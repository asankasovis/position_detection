==> flow/design.v <==
module UART_Transmitter (int_clk, trigger, trigger_ID, in_data1, in_data2, dout);
	input int_clk;
	input [7:0] in_data1;
	input [7:0] in_data2;
	input trigger, trigger_ID;
	output dout;
	wire [3:0] bit_ID;
	wire run;
	reg state;
	reg [7:0] data = 8'b0000_0000;
	initial begin
		state <= 0;
	end
	tx_clock module1 (int_clk, run, tx_clk);
	bit_counter module2 (tx_clk, bit_ID, enable);
	transmitter module3 (data, bit_ID, dout);
	always @(posedge trigger or negedge enable) begin		
		if (trigger == 1) begin
			if (trigger_ID) begin
				data [7:0] <=  in_data2 [7:0];
			end else begin
				data [7:0] <=  in_data1 [7:0];
			end
			state = 1;
		end else begin
			state = 0;
		end
	end
	assign run = state;
endmodule
module transmitter (data, bit_ID, dout);
	input [7:0] data;
	input [3:0] bit_ID;
	output dout;
	wire [9:0] data_tx;
	assign data_tx[0] = 1;  
	assign data_tx[1] = 0;  
	assign data_tx[9:2] = data[7:0];
	assign dout = data_tx[bit_ID];
endmodule
module bit_counter (tx_clk, bit_ID, enable);
	input tx_clk;
	output reg [3:0] bit_ID;
	output reg enable;
	initial begin
		bit_ID = 4'b0000;
	end
	always @(posedge tx_clk) begin
		if (bit_ID == 4'b1001) begin
			bit_ID = 4'b0000;
			enable = 0;
		end else begin
			bit_ID = bit_ID + 4'b0001;
			enable = 1;
		end
	end
endmodule
module tx_clock (int_clk, run, tx_clk);
	input int_clk, run;
	output reg tx_clk;
	reg [25:0] counter;
	reg [25:0] tx_speed = 26'b00_0000_0000_0000_1010_0010_1100;  
	initial begin
		counter <= 26'b00_0000_0000_0000_0000_0000_0000;
	end
	always @(posedge int_clk) begin
		if (run) begin
			counter <= counter + 26'b00_000_0000_0000_0000_0000_0001;
			if (counter == tx_speed) begin
				counter <= 26'b00_0000_0000_0000_0000_0000_0000;
				tx_clk <= ~tx_clk;
			end
		end else begin
			counter <= tx_speed;
			tx_clk <= 0;
		end
	end
endmodule
module timed_trigger(int_clk, trigger, trigger_ID);
	input int_clk;
	output reg trigger, trigger_ID;
	reg [26:0] counter;
	reg [26:0] data1byte1 = 26'b1_0111_1101_0111_1000_0100_0000;  
	reg [26:0] data1byte2 = 27'b101_1111_0101_1110_0001_0000_0000;  
	initial begin
		counter <= 27'b000_0000_0000_0000_0000_0000_0000;
	end
	always @(posedge int_clk) begin
		counter <= counter + 27'b000_000_0000_0000_0000_0000_0001;
		trigger = ((counter == data1byte1) || (counter == data1byte2));
		if (counter == data1byte2) begin
			counter <= 27'b000_0000_0000_0000_0000_0000_0000;
			trigger_ID = 1;
		end else if (counter == data1byte1) begin
			trigger_ID = 0;
		end
	end
endmodule
Reports on timed_trigger
Tool output for the design above, in the order of the flow.
Lines are those of the file above, counted from 1.
Library cell names are shortened.
{"block": "inputs", "top_module": "timed_trigger", "clk_port": "int_clk", "library": "sky130hd", "pvt_corner": "tt_025C_1v80"}

Word-level counts
Source: Yosys, flattened and elaborated, memories not mapped. Widths are those after wreduce; folded enables and synchronous resets count as part of the registers. Registers that Yosys merges into a memory's read port (data or address) are not register bits. Print and check cells do not count. Equal cells are merged and count once.
{"block": "word_totals", "register_bits": 29, "in_bits": 1, "out_inout_bits": 2, "word_cells": 7}
{"block": "op_classes", "addsub": 1, "n_eq": 2, "reduce_logical": 1}
{"block": "op_table", "op": "adder 27 x 1 -> 27 bit (second input constant)", "n": 1}
{"block": "op_table", "op": "== test 27 x 25 -> 1 bit (second input constant)", "n": 1}
{"block": "op_table", "op": "== test 27 bit (second input constant)", "n": 1}
{"block": "op_table", "op": "logical OR 1 bit", "n": 1}

Depth
Longest topological path by Yosys (ltp), each cell counted once; first at word level (registers and memories cut), then after technology mapping (sequential cells cut; the memories' decode and read muxes count).
{"block": "depth", "word_depth": 2, "abc_area": 0, "depth_mapped": 6, "mapped_depth_nobuf": 6}

Netlist
The flow's flattened synthesis, as Yosys stat reports it; memories are mapped. The netlist is that of the ABC_AREA named above (0 if unset); the other value can give another one.
Totals and module areas in this step are rounded.
{"block": "by_type", "cell_type": "dfxtp_1", "n": 29, "area_total_um2": 580.557}
{"block": "by_type", "cell_type": "xnor2_1", "n": 13, "area_total_um2": 113.859}
{"block": "by_type", "cell_type": "nand4_1", "n": 10, "area_total_um2": 62.56}
{"block": "by_type", "cell_type": "mux2i_1", "n": 6, "area_total_um2": 60.058}
{"block": "by_type", "cell_type": "nand3_1", "n": 12, "area_total_um2": 60.058}
{"block": "by_type", "cell_type": "o21ai_0", "n": 10, "area_total_um2": 50.048}
{"block": "by_type", "cell_type": "and3_1", "n": 6, "area_total_um2": 37.536}
{"block": "by_type", "cell_type": "and4_1", "n": 4, "area_total_um2": 35.034}
{"block": "by_type", "cell_type": "and4_2", "n": 3, "area_total_um2": 30.029}
{"block": "by_type", "cell_type": "nor2_1", "n": 7, "area_total_um2": 26.275}
{"block": "by_type", "cell_type": "ha_1", "n": 2, "area_total_um2": 25.024}
{"block": "by_type", "cell_type": "nand4_4", "n": 1, "area_total_um2": 21.27}
{"block": "by_type", "cell_type": "a21oi_1", "n": 4, "area_total_um2": 20.019}
{"block": "by_type", "cell_type": "xor2_1", "n": 2, "area_total_um2": 17.517}
{"block": "by_type", "cell_type": "inv_1", "n": 4, "area_total_um2": 15.014}
{"block": "by_type", "cell_type": "nor3b_1", "n": 2, "area_total_um2": 15.014}
{"block": "by_type", "cell_type": "or3_1", "n": 2, "area_total_um2": 12.512}
{"block": "by_type", "cell_type": "and4_4", "n": 1, "area_total_um2": 11.261}
Not listed: further types 16, cells in them 19.
{"block": "mapped", "stdcells": 137, "area_um2": 1300, "seq_area_um2": 580, "flip_flops": 29, "buf_cells": 4}

Path before layout
Path of least setup slack by OpenSTA after synthesis, without wires, with an ideal clock, recovery checks aside; 20% of the period is set as input and as output delay. Where synthesis merged equal registers, the netlist keeps one of their names.
{"block": "synth_timing", "kind": "reg-to-reg", "start": "register counter[0]", "end": "register counter[26]", "tclk_ns": 2.39, "setup_time_ns": 0.066, "launch_ns": 0.000, "t_arrival_ns": 1.614, "required_time_ns": 2.324, "slack_ns": 0.710, "path_delay_ns": 1.680, "path_stages": 6, "path_buffers": 0, "synth_period_reached_ns": 1.68}
"path_delay_ns" = arrival - input delay + setup time.
"path_stages": output pins that drive a net of the path, with the launching flip-flop's if there is one; two outputs of one cell count as two.
"synth_period_reached_ns" is the clock period less the worst setup slack; recovery checks do not enter. This is arithmetic on one report: input and output delays are still those of the set period (20% each).
Between the ends stands the longest chain of elaborated cells between them, by number of cells; it is not shown to be the way that was timed. Of several equally long chains one is given.
Each line given opens the expression or statement behind the cell; cells for indexed reads and writes are added by Yosys, which also makes memories of some case tables.
{"block": "synth_between", "path_cell_list": "dfxtp_1 > ha_1 > and3_2 > nand4_4 > or4_4 > a21oi_2", "elab_chain_cells": 1, "cells_between": 2, "cone_classes": "1 x add/sub; 1 x eq/ne"}
{"block": "synth_lines", "item": "start: declaration", "line": 82, "rtl": "reg [26:0] counter;"}
{"block": "synth_lines", "item": "start: assignment", "line": 89, "rtl": "counter <= counter + 27'b000_000_0000_0000_0000_0000_0001;"}
{"block": "synth_lines", "item": "start: assignment", "line": 92, "rtl": "counter <= 27'b000_0000_0000_0000_0000_0000_0000;"}
{"block": "synth_lines", "item": "adder 27 x 1 -> 27 bit", "line": 89}
{"block": "synth_lines", "item": "end: assignment", "line": 89}
{"block": "synth_lines", "item": "end: assignment", "line": 92}
{"block": "synth_lines", "item": "end: declaration", "line": 82}

Path in the finished layout
From the final timing report of stored run 1: the path of least setup slack in the routed layout; clock arrival at registers is part of the times.
{"block": "layout_timing", "kind": "reg-to-reg", "start": "register counter[0]", "end": "register counter[26]", "tclk_ns": 3.12, "setup_time_ns": 0.06, "launch_ns": 0.32, "t_arrival_ns": 2.11, "required_time_ns": 3.39, "slack_ns": 1.28, "path_stages": 6, "path_buffers": 0}
Between the ends stands the longest chain of elaborated cells between them, by number of cells; it is not shown to be the way that was timed. Of several equally long chains one is given.
{"block": "layout_between", "path_cell_list": "dfxtp_1 > ha_1 > and3_2 > nand4_4 > or4_4 > a21oi_2", "elab_chain_cells": 1, "cells_between": 2, "cone_classes": "1 x add/sub; 1 x eq/ne"}
{"block": "layout_lines", "item": "start: declaration", "line": 82, "rtl": "reg [26:0] counter;"}
{"block": "layout_lines", "item": "start: assignment", "line": 89, "rtl": "counter <= counter + 27'b000_000_0000_0000_0000_0000_0001;"}
{"block": "layout_lines", "item": "start: assignment", "line": 92, "rtl": "counter <= 27'b000_0000_0000_0000_0000_0000_0000;"}
{"block": "layout_lines", "item": "adder 27 x 1 -> 27 bit", "line": 89}
{"block": "layout_lines", "item": "end: assignment", "line": 89}
{"block": "layout_lines", "item": "end: assignment", "line": 92}
{"block": "layout_lines", "item": "end: declaration", "line": 82}

==> results <==
timed_trigger through Yosys and OpenROAD on sky130hd: 2 stored runs, unordered, with their settings and measured results. The constraints put input and output delay at 20% of the set period each and load the outputs with 0.01 pF.
"achieved_clock_period_ns": clock period set for the run, less the worst setup slack. It is reckoned from that one timing run; input and output delays stay at 20% of the period that was set.
"timing.worst_path_ns" is the time allowed to the run's worst setup path (the clock period less input and output delay, where it has them) less its slack. Clock arrival times count: a late capture clock shortens it, a late launch clock lengthens it.
"fin_power_mw" rests on the timing tool's default activity at the inputs, not on a simulated workload.
The results are shown rounded.

{"run": "stored run 1", "settings": { "period_ns": 3.12, "CORE_UTILIZATION": 70, "SETUP_SLACK_MARGIN": 0.49, "PLACE_DENSITY_LB_ADDON": 0.29, "CELL_PAD_IN_SITES_DETAIL_PLACEMENT": 0, "GPL_ROUTABILITY_DRIVEN": 1, "MIN_ROUTING_LAYER": "met1", "CAP_MARGIN": 20, "CORE_MARGIN": 2, "SLEW_MARGIN": 20 }, "results": { "fin_tns_ns": 0.000, "synth_area_um2": 1300, "holdWs_ns": 0.49, "finish.utilization_pct": 80, "die_footprint_um2": 2300, "fin_ws_ns": 1.3, "final_cell_area_um2": 1400, "achieved_clock_period_ns": 1.845, "timing.worst_path_ns": 1.84, "worstPathKind": "reg-to-reg", "fin_power_mw": 0.58 }}
{"run": "stored run 2", "settings": { "period_ns": 2.09, "CORE_UTILIZATION": 50, "CAP_MARGIN": 20, "CORE_MARGIN": 2, "SLEW_MARGIN": 20 }, "results": { "finish.utilization_pct": 58, "synth_area_um2": 1300, "timing.worst_path_ns": 1.81, "worstPathKind": "reg-to-reg", "final_cell_area_um2": 1400, "die_footprint_um2": 3100, "fin_power_mw": 0.94, "fin_ws_ns": 0.28, "fin_tns_ns": 0.000, "achieved_clock_period_ns": 1.815, "holdWs_ns": 0.48 }}
